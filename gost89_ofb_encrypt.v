==> flow/design.v <==
module gost89_ofb_encrypt(
  input              clk,
  input              reset,
  input              load_data,
  input              load_IV,
  input      [255:0] key,
  input      [63:0]  in,
  input      [63:0]  IV,
  output     [63:0]  out,
  output reg         busy
);
  reg  [5:0]  round_num;
  reg  [31:0] n1, n2, round_key;
  reg  [63:0] fb;
  wire [31:0] out1, out2;
  wire  [511:0] sbox;
  assign sbox = 512'h4a92d80e6b1c7f53eb4c6dfa23810759581da342efc7609b7da1089fe46cb2536c715fd84a9e03b24ba0721d36859cfedb413f590ae7682c1fd057a4923e6b8c;
  gost89_round
    rnd(clk, sbox, round_key, n1, n2, out1, out2);
  always @(posedge clk) begin
    if (load_data) begin
      busy <= 1;
      round_num <= 0;
      if (load_IV) begin
        n1 <= IV[63:32];
        n2 <= IV[31:0];
      end
      else begin
        n1 <= fb[63:32];
        n2 <= fb[31:0];
      end
    end
    if (reset && !load_data) begin
      busy <= 0;
      round_num <= 32;
    end
    if (!reset && !load_data) begin
      if (round_num < 32)
        round_num <= round_num + 1;
      if (round_num > 0 && round_num < 32) begin
        n1 <= out1;
        n2 <= out2;
      end
      if (round_num == 32) begin
        fb[63:32] <= out2;
        fb[31:0]  <= out1;
        busy <= 0;
      end
    end
  end
  assign out = fb ^ in;
  always @(posedge clk)
    case (round_num)
      0:  round_key <= key[255:224];
      1:  round_key <= key[223:192];
      2:  round_key <= key[191:160];
      3:  round_key <= key[159:128];
      4:  round_key <= key[127:96];
      5:  round_key <= key[95:64];
      6:  round_key <= key[63:32];
      7:  round_key <= key[31:0];
      8:  round_key <= key[255:224];
      9:  round_key <= key[223:192];
      10: round_key <= key[191:160];
      11: round_key <= key[159:128];
      12: round_key <= key[127:96];
      13: round_key <= key[95:64];
      14: round_key <= key[63:32];
      15: round_key <= key[31:0];
      16: round_key <= key[255:224];
      17: round_key <= key[223:192];
      18: round_key <= key[191:160];
      19: round_key <= key[159:128];
      20: round_key <= key[127:96];
      21: round_key <= key[95:64];
      22: round_key <= key[63:32];
      23: round_key <= key[31:0];
      24: round_key <= key[31:0];
      25: round_key <= key[63:32];
      26: round_key <= key[95:64];
      27: round_key <= key[127:96];
      28: round_key <= key[159:128];
      29: round_key <= key[191:160];
      30: round_key <= key[223:192];
      31: round_key <= key[255:224];
    endcase
endmodule
module gost89_round(
  input          clk,
  input  [511:0] sbox,
  input  [31:0]  key,
  input  [31:0]  n1,
  input  [31:0]  n2,
  output [31:0]  out1,
  output [31:0]  out2
);
  wire [31:0] tmp1, tmp2;
  assign tmp1 = n1 + key;
  gost89_sbox
    sbox1(sbox[511:448], tmp1[3:0],   tmp2[3:0]),
    sbox2(sbox[447:384], tmp1[7:4],   tmp2[7:4]),
    sbox3(sbox[383:320], tmp1[11:8],  tmp2[11:8]),
    sbox4(sbox[319:256], tmp1[15:12], tmp2[15:12]),
    sbox5(sbox[255:192], tmp1[19:16], tmp2[19:16]),
    sbox6(sbox[191:128], tmp1[23:20], tmp2[23:20]),
    sbox7(sbox[127:64],  tmp1[27:24], tmp2[27:24]),
    sbox8(sbox[63 :0],   tmp1[31:28], tmp2[31:28]);
  assign out1[10:0]  = tmp2[31:21] ^ n2[10:0];
  assign out1[31:11] = tmp2[20:0]  ^ n2[31:11];
  assign out2 = n1;
endmodule
module gost89_sbox(
  input      [63:0] sbox,
  input      [3:0]  in,
  output reg [3:0]  out
);
  always @(in or sbox)
    case (in)
      4'h0: out <= sbox[63:60];
      4'h1: out <= sbox[59:56];
      4'h2: out <= sbox[55:52];
      4'h3: out <= sbox[51:48];
      4'h4: out <= sbox[47:44];
      4'h5: out <= sbox[43:40];
      4'h6: out <= sbox[39:36];
      4'h7: out <= sbox[35:32];
      4'h8: out <= sbox[31:28];
      4'h9: out <= sbox[27:24];
      4'ha: out <= sbox[23:20];
      4'hb: out <= sbox[19:16];
      4'hc: out <= sbox[15:12];
      4'hd: out <= sbox[11:8];
      4'he: out <= sbox[7:4];
      4'hf: out <= sbox[3:0];
    endcase
endmodule
---- Tool chain data of gost89_ofb_encrypt ----
Tool output for the design above, in the order of the flow.
Lines are those of the file above, counted from 1.
Cell names lack the library's common part.
Not given: -
design
  design top .............................. gost89_ofb_encrypt
  clock input ............................. clk
  library ................................. sky130hd
  timing corner ........................... tt_025C_1v80

---- Word-level counts ----
Yosys after proc, flatten, opt, wreduce and memory -nomap, before mapping. Memory bits, and registers merged into a memory's read port (data or address), are not among the register bits. Print and check cells are not counted. Equal cells are merged and count once.
cells by class
  add/sub/neg operators ................... 2
  $lt $le $gt $ge ......................... 2
  equal/unequal tests ..................... 152
  muxes and demuxes ....................... 25
  bitwise logic cells ..................... 3
  reductions and logical operators ........ 24
operator list
  cell                                                 number
  parallel mux 4 bit (select 16 bit)                   8
  == test 4 bit (second input constant)                64
  parallel mux 32 bit (select 8 bit)                   1
  2-to-1 mux 32 bit                                    8
  == test 4 x 3 -> 1 bit (second input constant)       32
  == test 6 x 5 -> 1 bit (second input constant)       16
  == test 4 x 2 -> 1 bit (second input constant)       16
  bitwise XOR 64 bit                                   1
  == test 6 x 4 -> 1 bit (second input constant)       8
  adder 32 bit                                         1
  == test 4 x 1 -> 1 bit (second input constant)       8
  zero test 4 bit                                      8
  OR reduction 4 bit                                   8
  == test 6 x 3 -> 1 bit (second input constant)       4
  2-to-1 mux 6 bit                                     4
  bitwise XOR 21 bit                                   1
  == test 6 x 2 -> 1 bit (second input constant)       2
  bitwise XOR 11 bit                                   1
  nonzero test 8 bit                                   1
  adder 6 x 1 -> 6 bit (second input constant)         1
  > comparator 6 x 1 -> 1 bit (second input constant)  1
  == test 6 x 1 -> 1 bit (second input constant)       1
  less-than comparator 6 bit (second input constant)   1
  == test 6 bit (second input constant)                1
  zero test 6 bit                                      1
  2-to-1 mux 1 bit                                     4
  logical AND 1 bit                                    3
  zero test 1 bit                                      2
  AND reduction 2 bit                                  1
word-level totals
  register bits ........................... 167
  input port bits ......................... 388
  output and inout port bits .............. 65
  elaborated cells ........................ 215

---- Logic depth ----
Yosys ltp: most cells in a row. Word level: on the elaborated netlist, between registers, memories and ports. Mapped: between sequential cells and ports; inverters and the memories' decode and read muxes count.
logic depth
  word-level depth ........................ 6
  ABC_AREA ................................ 1
  mapped depth ............................ 21
  mapped depth without buffers ............ 21

---- After synthesis ----
Yosys stat after the flow's synthesis: flattened, memories mapped to cells. It holds for the ABC_AREA given above (unset counts as 0); a run with the other value may have another netlist.
mapped netlist
  cells in the netlist .................... 1903
  chip area (Yosys) ....................... 12709.7 sq um
  sequential area ......................... 4304.1 sq um
  mapped flip-flops ....................... 167
cells by type
  type      number  total area (sq um)
  edfxtp_1  96      2.88E+03
  nand2_1   647     2.43E+03
  dfxtp_1   71      1.42E+03
  inv_1     208     780.749
  xor2_1    84      735.706
  nor2_1    194     728.198
  nand3_1   125     625.6
  o21ai_0   93      465.446
  ha_1      35      437.92
  a21oi_1   77      385.37
  o22ai_1   44      275.264
  a221oi_1  22      192.685
  clkbuf_1  50      187.68
  a22o_1    17      148.893
  nand2_2   17      106.352
  and2_1    14      87.584
  xnor2_1   10      87.584
  nor3_1    11      55.053
Other cell types: 33; their cells: 88.

---- Path before layout ----
Source: OpenSTA report_checks on the synthesized netlist (no wires, ideal clock, input and output delay 20% of the period each), path of least setup slack; recovery checks are left aside. Register names are those of the netlist, which keeps one name where synthesis merged equal registers.
timing after synthesis
  path type ............................... input -> register
  from .................................... in load_data
  to ...................................... reg fb[0]
  clock period ............................ 6700 ps
  input delay ............................. 1340 ps
  library setup time ...................... 644 ps
  time at the first pin ................... 1340 ps
  arrival ................................. 7697 ps
  data required time ...................... 6056 ps
  setup slack ............................. -1641 ps
  path delay .............................. 7001 ps
  stages on the path ...................... 3
  path buffers ............................ 0
  synthesis period reached ................ 8341 ps
"path delay" is the arrival time less input delay plus setup time.
"stages on the path" counts driving pins, that of a launching flip-flop among them; a cell with two outputs on the path counts twice.
"synthesis period reached" = period - worst setup slack (recovery checks aside). The figure is calculated, with input and output delays left at 20% of the set period.
Between the ends stands the longest chain of elaborated cells between them, by number of cells; it is not shown to be the way that was timed. Of several equally long chains one is given.
A line is the first line of the expression or statement that the cell stems from. Yosys adds cells for indexed reads and writes and turns some case tables into memories.
on the way, after synthesis
  cells stage by stage .................... nor2_1 -> inv_1 -> nor4_1
  length of the longest elaborated chain .. 3
  elaborated cells between the ends (all ways) .. 3
RTL lines, path after synthesis
  element              RTL line  source
  from (decl)          4         input              load_data,
  zero test 1 bit      37        if (!reset && !load_data) begin
  logical AND 1 bit    37
  AND reduction 2 bit  -
  to (assign)          46        fb[31:0]  <= out1;
  to (decl)            14        reg  [63:0] fb;

---- Timing after layout ----
From the final timing report of entry A: the path of least setup slack in the routed layout; clock arrival at registers is part of the times.
The report prints the path's times to 10 ps; the period is as set.
timing post-layout
  path type ............................... input -> output
  from .................................... in in[60]
  to ...................................... out out[60]
  clock period ............................ 3820 ps
  input delay ............................. 760 ps
  output delay ............................ 760 ps
  time at the first pin ................... 760 ps
  arrival ................................. 1970 ps
  data required time ...................... 3060 ps
  setup slack ............................. 1090 ps
  stages on the path ...................... 3
  path buffers ............................ 2
Between the ends stands the longest chain of elaborated cells between them, by number of cells; it is not shown to be the way that was timed. Of several equally long chains one is given.
on the way, post-layout
  cells stage by stage .................... clkdlybuf4s50_1 -> xor2_1 -> clkdlybuf4s50_1
  length of the longest elaborated chain .. 1
  elaborated cells between the ends (all ways) .. 1
RTL lines, path post-layout
  element             RTL line  source
  from (decl)         7         input      [63:0]  in,
  bitwise XOR 64 bit  51        assign out = fb ^ in;
  to (decl)           9         output     [63:0]  out,

Hand-over note for gost89_ofb_encrypt

Below are 2 stored runs of the flow (Yosys, OpenROAD; platform sky130hd) on gost89_ofb_encrypt, each with its settings and what was measured, unordered. Constraints: input delay and output delay 20% of the set period each, output load 0.01 pF.
"clock period reached" is the run's clock period less its worst setup slack. It is reckoned from that one timing run; input and output delays stay at 20% of the period that was set.
"critical path time" means the part of the period allowed to the worst setup path (the constraints hold back 20% at inputs and 20% at outputs) less its slack; where the path has registers, the arrival times of their clocks count too.
"total power after layout": no workload was simulated; the value follows from the tool's default switching activity.
"critical path time" is given in steps of 10 ps.

---- entry A ----
settings
  period_ns = 3.82
  CORE_UTILIZATION = 16
  SETUP_SLACK_MARGIN = 1.09
  CORE_ASPECT_RATIO = 0.63
  TNS_END_PERCENT = 15
  ABC_AREA = 1
  CAP_MARGIN = 20
  CORE_MARGIN = 2
  SLEW_MARGIN = 20
results
  clock period reached .................... 2733 ps
  utilization of the finished layout ...... 0.259
  Yosys chip area after synthesis ......... 12709.7 sq um
  worst setup slack after layout .......... 1087 ps
  standard-cell area after layout ......... 20211.9 sq um
  smallest hold slack ..................... 471 ps
  critical path time ...................... 1200 ps
  class of the worst setup path ........... input -> output
  post-route setup TNS .................... 0 ps
  total power after layout ................ 10532 uW
  die size ................................ 81766.6 sq um

---- entry B ----
settings
  period_ns = 4.76
  CORE_UTILIZATION = 36
  PLACE_DENSITY = 0.92
  CTS_CLUSTER_SIZE = 17
  CTS_CLUSTER_DIAMETER = 369
  CAP_MARGIN = 20
  CORE_MARGIN = 2
  SLEW_MARGIN = 20
results
  clock period reached .................... 3922 ps
  utilization of the finished layout ...... 0.535
  Yosys chip area after synthesis ......... 12025.3 sq um
  worst setup slack after layout .......... 838 ps
  standard-cell area after layout ......... 17479.3 sq um
  smallest hold slack ..................... 497 ps
  critical path time ...................... 3920 ps
  class of the worst setup path ........... register -> register
  post-route setup TNS .................... 0 ps
  total power after layout ................ 7477 uW
  die size ................................ 34881.2 sq um

End of note.
